==> flow/design.v <==
module lcd_1602_driver (
				clk,
				rst_n,
				lcd_en,
				lcd_rw,
				lcd_rs,
				lcd_data,
				start_show,
				row_1,
				row_2,
				no_busy
				);
input			clk;
input			rst_n;
input			start_show;
output			lcd_en;
output			lcd_rw;
output			lcd_rs;
output	[7:0]	lcd_data;
input	[127:0]	row_1;
input	[127:0]	row_2;
output			no_busy;
wire			clk;
wire			rst_n;
reg				lcd_en;
wire			lcd_rw;
reg		[7:0]	lcd_data;
reg				lcd_rs;
reg		[5:0]	c_state;
reg		[5:0]	n_state;
wire			lcd_en_pre;
wire			lcd_en_wire;
reg				lcd_en_wire_ff1;
reg				lcd_en_wire_ff2;
reg				lcd_en_wire_ff3;
reg				start_flag;
reg				no_busy;
wire	[127:0]	row_1;
wire	[127:0]	row_2;
parameter TIME_20MS = 1000_000;   
parameter TIME_500HZ = 100_000;
parameter	IDLE = 8'h00;
parameter	SET_FUNCTION = 8'h01;
parameter	DISP_OFF = 8'h02;
parameter	DISP_CLEAR = 8'h03;
parameter	ENTRY_MODE = 8'h04;
parameter	DISP_ON = 8'h05;
parameter	ROW1_ADDR = 8'h06;
parameter	ROW1_0 = 8'h07;
parameter	ROW1_1 = 8'h08;
parameter	ROW1_2 = 8'h09;
parameter	ROW1_3 = 8'h0A;
parameter	ROW1_4 = 8'h0B;
parameter	ROW1_5 = 8'h0C;
parameter	ROW1_6 = 8'h0D;
parameter	ROW1_7 = 8'h0E;
parameter	ROW1_8 = 8'h0F;
parameter	ROW1_9 = 8'h10;
parameter	ROW1_A = 8'h11;
parameter	ROW1_B = 8'h12;
parameter	ROW1_C = 8'h13;
parameter	ROW1_D = 8'h14;
parameter	ROW1_E = 8'h15;
parameter	ROW1_F = 8'h16;
parameter	ROW2_ADDR = 8'h17;
parameter	ROW2_0 = 8'h18;
parameter	ROW2_1 = 8'h19;
parameter	ROW2_2 = 8'h1A;
parameter	ROW2_3 = 8'h1B;
parameter	ROW2_4 = 8'h1C;
parameter	ROW2_5 = 8'h1D;
parameter	ROW2_6 = 8'h1E;
parameter	ROW2_7 = 8'h1F;
parameter	ROW2_8 = 8'h20;
parameter	ROW2_9 = 8'h21;
parameter	ROW2_A = 8'h22;
parameter	ROW2_B = 8'h23;
parameter	ROW2_C = 8'h24;
parameter	ROW2_D = 8'h25;
parameter	ROW2_E = 8'h26;
parameter	ROW2_F = 8'h27;
parameter	SHOW_END = 8'h28;
reg		[19:0]	cnt_20ms;
always @(posedge clk or negedge rst_n) begin
	if(rst_n == 1'b0) begin
		cnt_20ms <= 0;
	end
	else if(cnt_20ms == TIME_20MS - 1) begin
		cnt_20ms <= cnt_20ms;
	end
	else
		cnt_20ms <= cnt_20ms + 1;
end
wire	delay_done = (cnt_20ms == TIME_20MS - 1) ? 1'b1 : 1'b0;
reg		[19:0]	cnt_500hz;
always	@(posedge clk or negedge rst_n) begin
	if(rst_n == 1'b0) begin
		cnt_500hz <= 0;
	end
	else if(delay_done == 1) begin
		if(cnt_500hz == TIME_500HZ - 1)
			cnt_500hz <= 0;
		else
			cnt_500hz <= cnt_500hz + 1;
	end
	else
		cnt_500hz <= 0;
end
assign lcd_en_pre = (cnt_500hz > (TIME_500HZ - 1)/2) ? 1'b0 : 1'b1;
assign lcd_en_wire = (c_state != SHOW_END) & lcd_en_pre;
assign write_flag = (cnt_500hz == TIME_500HZ - 1) ? 1'b1 : 1'b0;
always @(posedge clk or negedge rst_n) begin
	if(rst_n == 1'b0) begin
		lcd_en <= 1'b0;
		lcd_en_wire_ff1 <= 1'b0;
		lcd_en_wire_ff2 <= 1'b0;
		lcd_en_wire_ff3 <= 1'b0;
	end
	else begin
		lcd_en <= lcd_en_wire_ff3;
		lcd_en_wire_ff1 <= lcd_en_wire;
		lcd_en_wire_ff2 <= lcd_en_wire_ff1;
		lcd_en_wire_ff3 <= lcd_en_wire_ff2;
	end
end
always @(posedge clk or negedge rst_n) begin
	if(rst_n == 1'b0) begin
		no_busy <= 1'b0;
	end
	else begin
		if(c_state == SHOW_END) begin
			no_busy <= 1'b1;
		end
		else begin
			no_busy <= 1'b0;
		end
	end
end
always @(posedge clk or negedge rst_n) begin
	if(rst_n == 1'b0) begin
		start_flag <= 1'b0;
	end
	else begin
		if(shart_show) begin
			start_flag <= 1'b1;
		end
		else if(write_flag == 1) begin
			start_flag <= 1'b0;
		end
	end
end
always @(posedge clk or negedge rst_n) begin
	if(rst_n == 1'b0) begin
		c_state <= IDLE;
	end
	else if(write_flag == 1) begin
		if(start_flag == 1'b1) begin
			c_state <= ROW1_ADDR;
		end
		else if(c_state == SHOW_END) begin
			c_state <= n_state;
		end
	end
	else begin
		c_state <= c_state;
	end
end
always @(*) begin
	case(c_state)
		IDLE: n_state = SET_FUNCTION;
		SET_FUNCTION: n_state = DISP_OFF;
		DISP_OFF: n_state = DISP_CLEAR;
		DISP_CLEAR: n_state = ENTRY_MODE;
		ENTRY_MODE: n_state = DISP_ON;
		DISP_ON: n_state = ROW1_ADDR;
		ROW1_ADDR: n_state = ROW1_0;
		ROW1_0: n_state = ROW1_1;
		ROW1_1: n_state = ROW1_2;
		ROW1_2: n_state = ROW1_3;
		ROW1_3: n_state = ROW1_4;
		ROW1_4: n_state = ROW1_5;
		ROW1_5: n_state = ROW1_6;
		ROW1_6: n_state = ROW1_7;
		ROW1_7: n_state = ROW1_8;
		ROW1_8: n_state = ROW1_9;
		ROW1_9: n_state = ROW1_A;
		ROW1_A: n_state = ROW1_B;
		ROW1_B: n_state = ROW1_C;
		ROW1_C: n_state = ROW1_D;
		ROW1_D: n_state = ROW1_E;
		ROW1_E: n_state = ROW1_F;		
		ROW1_F: n_state = ROW2_ADDR;
		ROW2_ADDR: n_state = ROW2_0;
		ROW2_0: n_state = ROW2_1;
		ROW2_1: n_state = ROW2_2;
		ROW2_2: n_state = ROW2_3;
		ROW2_3: n_state = ROW2_4;
		ROW2_4: n_state = ROW2_5;
		ROW2_5: n_state = ROW2_6;
		ROW2_6: n_state = ROW2_7;
		ROW2_7: n_state = ROW2_8;
		ROW2_8: n_state = ROW2_9;
		ROW2_9: n_state = ROW2_A;
		ROW2_A: n_state = ROW2_B;
		ROW2_B: n_state = ROW2_C;
		ROW2_C: n_state = ROW2_D;
		ROW2_D: n_state = ROW2_E;
		ROW2_E: n_state = ROW2_F;		
		ROW2_F: n_state = SHOW_END;		
		default: n_state = SHOW_END;
	endcase
end
assign lcd_rw = 0;
always @(posedge clk or negedge rst_n) begin
	if(rst_n == 1'b0) begin
		lcd_rs <= 0;
	end
	else if(write_flag == 1) begin
		if((n_state == SET_FUNCTION) || (n_state == DISP_OFF)||
			(n_state == DISP_CLEAR) || (n_state == ENTRY_MODE) ||
			(n_state == DISP_ON) || (n_state ==ROW1_ADDR) ||
			(n_state == ROW2_ADDR)) begin
			lcd_rs <= 0;
		end
		else if(start_flag) begin
			lcd_rs <= 0;
		end
		else begin
			lcd_rs <= 1;
		end
	end
	else begin
		lcd_rs <= lcd_rs;
	end
end
always @(posedge clk or negedge rst_n) begin
	if(rst_n == 1'b0) begin
		lcd_data <= 0;	
	end
	else if(write_flag) begin
		if(start_flag) begin
			lcd_data <= 8'h80;
		end
		else begin
			case(n_state)
				IDLE: lcd_data <= 8'hxx;
				SET_FUNCTION: lcd_data <= 8'h38;   
				DISP_OFF: lcd_data <= 8'h08;
				DISP_CLEAR: lcd_data <= 8'h01;
				ENTRY_MODE: lcd_data <= 8'h06;
				DISP_ON: lcd_data <= 8'h0c;
				ROW1_ADDR: lcd_data <= 8'h80;  
				ROW1_0: lcd_data <= ROW_1 [127:120];
				ROW1_1: lcd_data <= ROW_1 [119:112];
				ROW1_2: lcd_data <= ROW_1 [111:104];
				ROW1_3: lcd_data <= ROW_1 [103:96];
				ROW1_4: lcd_data <= ROW_1 [95:88];
				ROW1_5: lcd_data <= ROW_1 [87:80];
				ROW1_6: lcd_data <= ROW_1 [79:72];
				ROW1_7: lcd_data <= ROW_1 [71:64];
				ROW1_8: lcd_data <= ROW_1 [63:56];
				ROW1_9: lcd_data <= ROW_1 [55:48];
				ROW1_A: lcd_data <= ROW_1 [47:40];
				ROW1_B: lcd_data <= ROW_1 [39:32];
				ROW1_C: lcd_data <= ROW_1 [31:24];
				ROW1_D: lcd_data <= ROW_1 [23:16];
				ROW1_E: lcd_data <= ROW_1 [15:8];
				ROW1_F: lcd_data <= ROW_1 [7:0];
				ROW2_ADDR: lcd_data <= 8'hc0;      
				ROW2_0: lcd_data <= ROW_2 [127:120];
				ROW2_1: lcd_data <= ROW_2 [119:112];
				ROW2_2: lcd_data <= ROW_2 [111:104];
				ROW2_3: lcd_data <= ROW_2 [103:96];
				ROW2_4: lcd_data <= ROW_2 [95:88];
				ROW2_5: lcd_data <= ROW_2 [87:80];
				ROW2_6: lcd_data <= ROW_2 [79:72];
				ROW2_7: lcd_data <= ROW_2 [71:64];
				ROW2_8: lcd_data <= ROW_2 [63:56];
				ROW2_9: lcd_data <= ROW_2 [55:48];
				ROW2_A: lcd_data <= ROW_2 [47:40];
				ROW2_B: lcd_data <= ROW_2 [39:32];
				ROW2_C: lcd_data <= ROW_2 [31:24];
				ROW2_D: lcd_data <= ROW_2 [23:16];
				ROW2_E: lcd_data <= ROW_2 [15:8];
				ROW2_F: lcd_data <= ROW_2 [7:0];
			endcase
		end
	end
	else begin
		lcd_data <= lcd_data;
	end
end
endmodule
Step by step through the tools: lcd_1602_driver. What the tools print for lcd_1602_driver, step after step. Line numbers count from 1 in the design file above. Operators: Yosys type, input widths -> output width; for muxes data width and select width s. Cell names lack the library's common part. Not given: n/a

Top: lcd_1602_driver. Clock: clk. Standard-cell library: sky130hd. Timing corner: tt_025C_1v80.

Word-level counts. Counts by Yosys on the flattened word-level netlist (proc, flatten, opt, wreduce; memories kept). Register bits leave out memories and registers merged into their read ports (data or address). Print and check cells are left out. Cells with the same type and inputs are merged into one. Memory sizes are those after Yosys's memory passes, which may raise the word count (mostly to a power of two), join words into wider ones and drop unused or constant bits.

For magnitude comparators the number is 1. Reductions and logical operators: 13. Under $add $sub $neg stands 2. Eq/ne operators: 43. The entry for bitwise operators reads 1. The figure for muxes and demuxes is 14.

Operators by type and width (number): $eq 6x5->1 const B (16); $pmux 8 s7 (1); $eq 6x6->1 const B (9); $eq 6x4->1 const B (8); $add 20x1->20 const B (2); $mux 20 (2); $reduce_or 33->1 (1); $eq 6x3->1 const B (4); $gt 20x16->1 const B (1); $eq 20x17->1 const B (1); $eq 20x20->1 const B (1); $eq 6x2->1 const B (2); $mux 6 (2); $reduce_bool 9->1 (1); $mux 8 (1); $mux 1 (8); $logic_or 1x1->1 (6); $eq 6x1->1 const B (1); $ne 6x6->1 const B (1); $logic_not 6->1 (1); $reduce_and 2->1 (2); $reduce_bool 2->1 (2); $and 1x1->1 (1).

The figure for memories is 1. For output and inout port bits the number is 12. For elaborated cells the number is 86. Under ROM bits stands 384. Under register bits stands 61.

Memory list: (no name shown) (words 64, width 6, rd ports 1, wr ports 0, line 169) `case(c_state)`.

Longest topological paths. Depth = most cells in a row (Yosys ltp): at word level without a register or memory, in the mapped netlist without a sequential cell, where the memories' decode and read muxes count.

The entry for depth in word-level cells reads 8. For ABC_AREA the number is 0. Under gate-level depth with buffers stands 8. Under mapped depth without buffers stands 6.

Netlist. Yosys stat after the flow's synthesis: flattened, memories mapped to cells. It holds for the ABC_AREA given above (unset counts as 0); a run with the other value may have another netlist.

The entry for sequential area reads 1476.4 sq um. The entry for cell count reads 276. Under buffer cells stands 11. The entry for mapped flip-flops reads 59. Under synthesis area stands 2846.5 sq um.

Cell types (number): dfrtp_1 (59); xor2_1 (20); xnor2_1 (14); nor2_1 (30); nand2_1 (27); nand4_1 (15); mux2_2 (7); and3_1 (10); ha_1 (5); o21ai_0 (10); nand3_1 (9); and4_1 (5); nor4_1 (6); nand2b_1 (5); buf_2 (6); nor3_1 (6); inv_1 (6); a21oi_1 (4).

Not listed: further types 24, cells in them 32.

Timing after synthesis. Source: OpenSTA report_checks on the synthesized netlist (no wires, ideal clock, input and output delay 20% of the period each), path of least setup slack; recovery checks are left aside. Register names are those of the netlist, which keeps one name where synthesis merged equal registers.

Path kind: reg2reg. From: reg c_state[0]. To: reg lcd_rs. The entry for time at the first pin reads 0.000 ns. Under setup time stands 0.126 ns. For path delay the number is 1.934 ns. For data arrival time the number is 1.808 ns. For stages the number is 7. The figure for period is 1.85 ns. Slack: -0.085 ns. Under data required time stands 1.724 ns. The entry for path buffers reads 0. The figure for synthesis period reached is 1.935 ns.

"path delay" = arrival - input delay + setup time. "stages": output pins that drive a net of the path, with the launching flip-flop's if there is one; two outputs of one cell count as two. "synthesis period reached" = period - worst setup slack (recovery checks aside). The figure is calculated, with input and output delays left at 20% of the set period. Between the ends stands the longest chain of elaborated cells between them, by number of cells; it is not shown to be the way that was timed. Of several equally long chains one is given. A line is the first line of the expression or statement that the cell stems from. Yosys adds cells for indexed reads and writes and turns some case tables into memories. A memory read counts as a cell of the chain, while the word-level depth stops at memories. At most two assigning lines are given for a register; there are more.

Cells stage by stage: dfrtp_1 -> ha_1 -> or3b_1 -> a211oi_2 -> nor4b_2 -> or3b_1 -> o21ai_0. The figure for cells in the longest elaborated chain is 9. Under elaborated cells between the ends (all ways) stands 15. Those cells by class: eq/ne (7); mux (1); reduce/logical (6); memory (1).

Ends and longest elaborated chain, post-synthesis: start: declaration (line 29) `reg [5:0] c_state;`; start: assignment (line 161) `c_state <= n_state;`; start: assignment (line 165) `c_state <= c_state;`; $mem_v2 64x6 (line 169) `case(c_state)`; $eq 6x1->1 (line 219) `if((n_state == SET_FUNCTION) || (n_state == DISP_OFF)||`; $logic_or 1x1->1 x6 (line 219); $mux 1 (line 219); end: assignment (line 216) `lcd_rs <= 0;`; end: assignment (line 233) `lcd_rs <= lcd_rs;`; end: declaration (line 18) `output lcd_rs;`.

Timing after layout. Path of least setup slack in the final report of job 1 (OpenROAD, finished layout, wires in). Where an end is a register, its clock arrival counts in the times.

Path kind: reg2reg. From: reg c_state[0]. To: reg lcd_data[3]. The entry for time at the first pin reads 0.33 ns. Under data required time stands 1.65 ns. The figure for period is 1.44 ns. For stages the number is 9. For data arrival time the number is 2.11 ns. Slack: -0.46 ns. Under setup time stands 0.11 ns. The entry for path buffers reads 2.

Between the ends stands the longest chain of elaborated cells between them, by number of cells; it is not shown to be the way that was timed. Of several equally long chains one is given. A memory read counts as a cell of the chain, while the word-level depth stops at memories. At most two assigning lines are given for a register; there are more.

Cells stage by stage: dfrtp_2 -> ha_4 -> buf_4 -> buf_4 -> o2111ai_1 -> o21ai_0 -> nor4b_4 -> or3b_4 -> a21oi_1. The figure for cells in the longest elaborated chain is 5. Under elaborated cells between the ends (all ways) stands 46. Those cells by class: eq/ne (39); mux (2); reduce/logical (4); memory (1).

Ends and longest elaborated chain, after layout: start: declaration (line 29) `reg [5:0] c_state;`; start: assignment (line 161) `c_state <= n_state;`; start: assignment (line 165) `c_state <= c_state;`; $mem_v2 64x6 (line 169) `case(c_state)`; $eq 6x6->1 (line 245) `case(n_state)`; $reduce_or 33->1; $reduce_bool 9->1; $reduce_and 2->1; end: assignment (line 253) `ROW1_0: lcd_data <= ROW_1 [127:120];`; end: assignment (line 254) `ROW1_1: lcd_data <= ROW_1 [119:112];`; end: declaration (line 19) `output [7:0] lcd_data;`.

Wiki page: lcd_1602_driver / flow data

Settings and measured results of 2 stored flow runs for module lcd_1602_driver (sky130hd), not sorted in any way. The constraints put input and output delay at 20% of the set period each and load the outputs with 0.01 pF. "critical setup path time" is the time allowed to the run's worst setup path (the clock period less input and output delay, where it has them) less its slack. Clock arrival times count: a late capture clock shortens it, a late launch clock lengthens it. "overall power" is the tool's figure for a default switching activity; nothing was simulated.

Job 1 has these settings: period_ns 1.44; CAP_MARGIN 20; CORE_MARGIN 2; CORE_UTILIZATION 40; SLEW_MARGIN 20. For the summed negative setup slack the run shows -12.855 ns. The lowest hold slack reads 0.353 ns. The overall power is 3204 uW. The synthesized cell area stands at 2846.5 sq um. The full die area comes to 7806.6 sq um. The measured setup slack of the worst path is -0.459 ns. The critical setup path time stands at 1.90 ns. Critical path type: reg2reg. For the final utilization the run shows 62.9 %.

Job 2 has these settings: period_ns 3.75; CORE_UTILIZATION 22; SETUP_SLACK_MARGIN 0.78; PLACE_DENSITY 0.4; GPL_ROUTABILITY_DRIVEN 0; CTS_CLUSTER_SIZE 66; CTS_CLUSTER_DIAMETER 330; MIN_ROUTING_LAYER met2; CAP_MARGIN 20; CORE_MARGIN 2; SLEW_MARGIN 20. For the summed negative setup slack the run shows 0.000 ns. The lowest hold slack reads 0.344 ns. The overall power is 1530 uW. The synthesized cell area stands at 2846.5 sq um. The full die area comes to 13863.9 sq um. The measured setup slack of the worst path is 1.320 ns. The critical setup path time stands at 2.43 ns. Critical path type: reg2reg. For the final utilization the run shows 27.3 %.
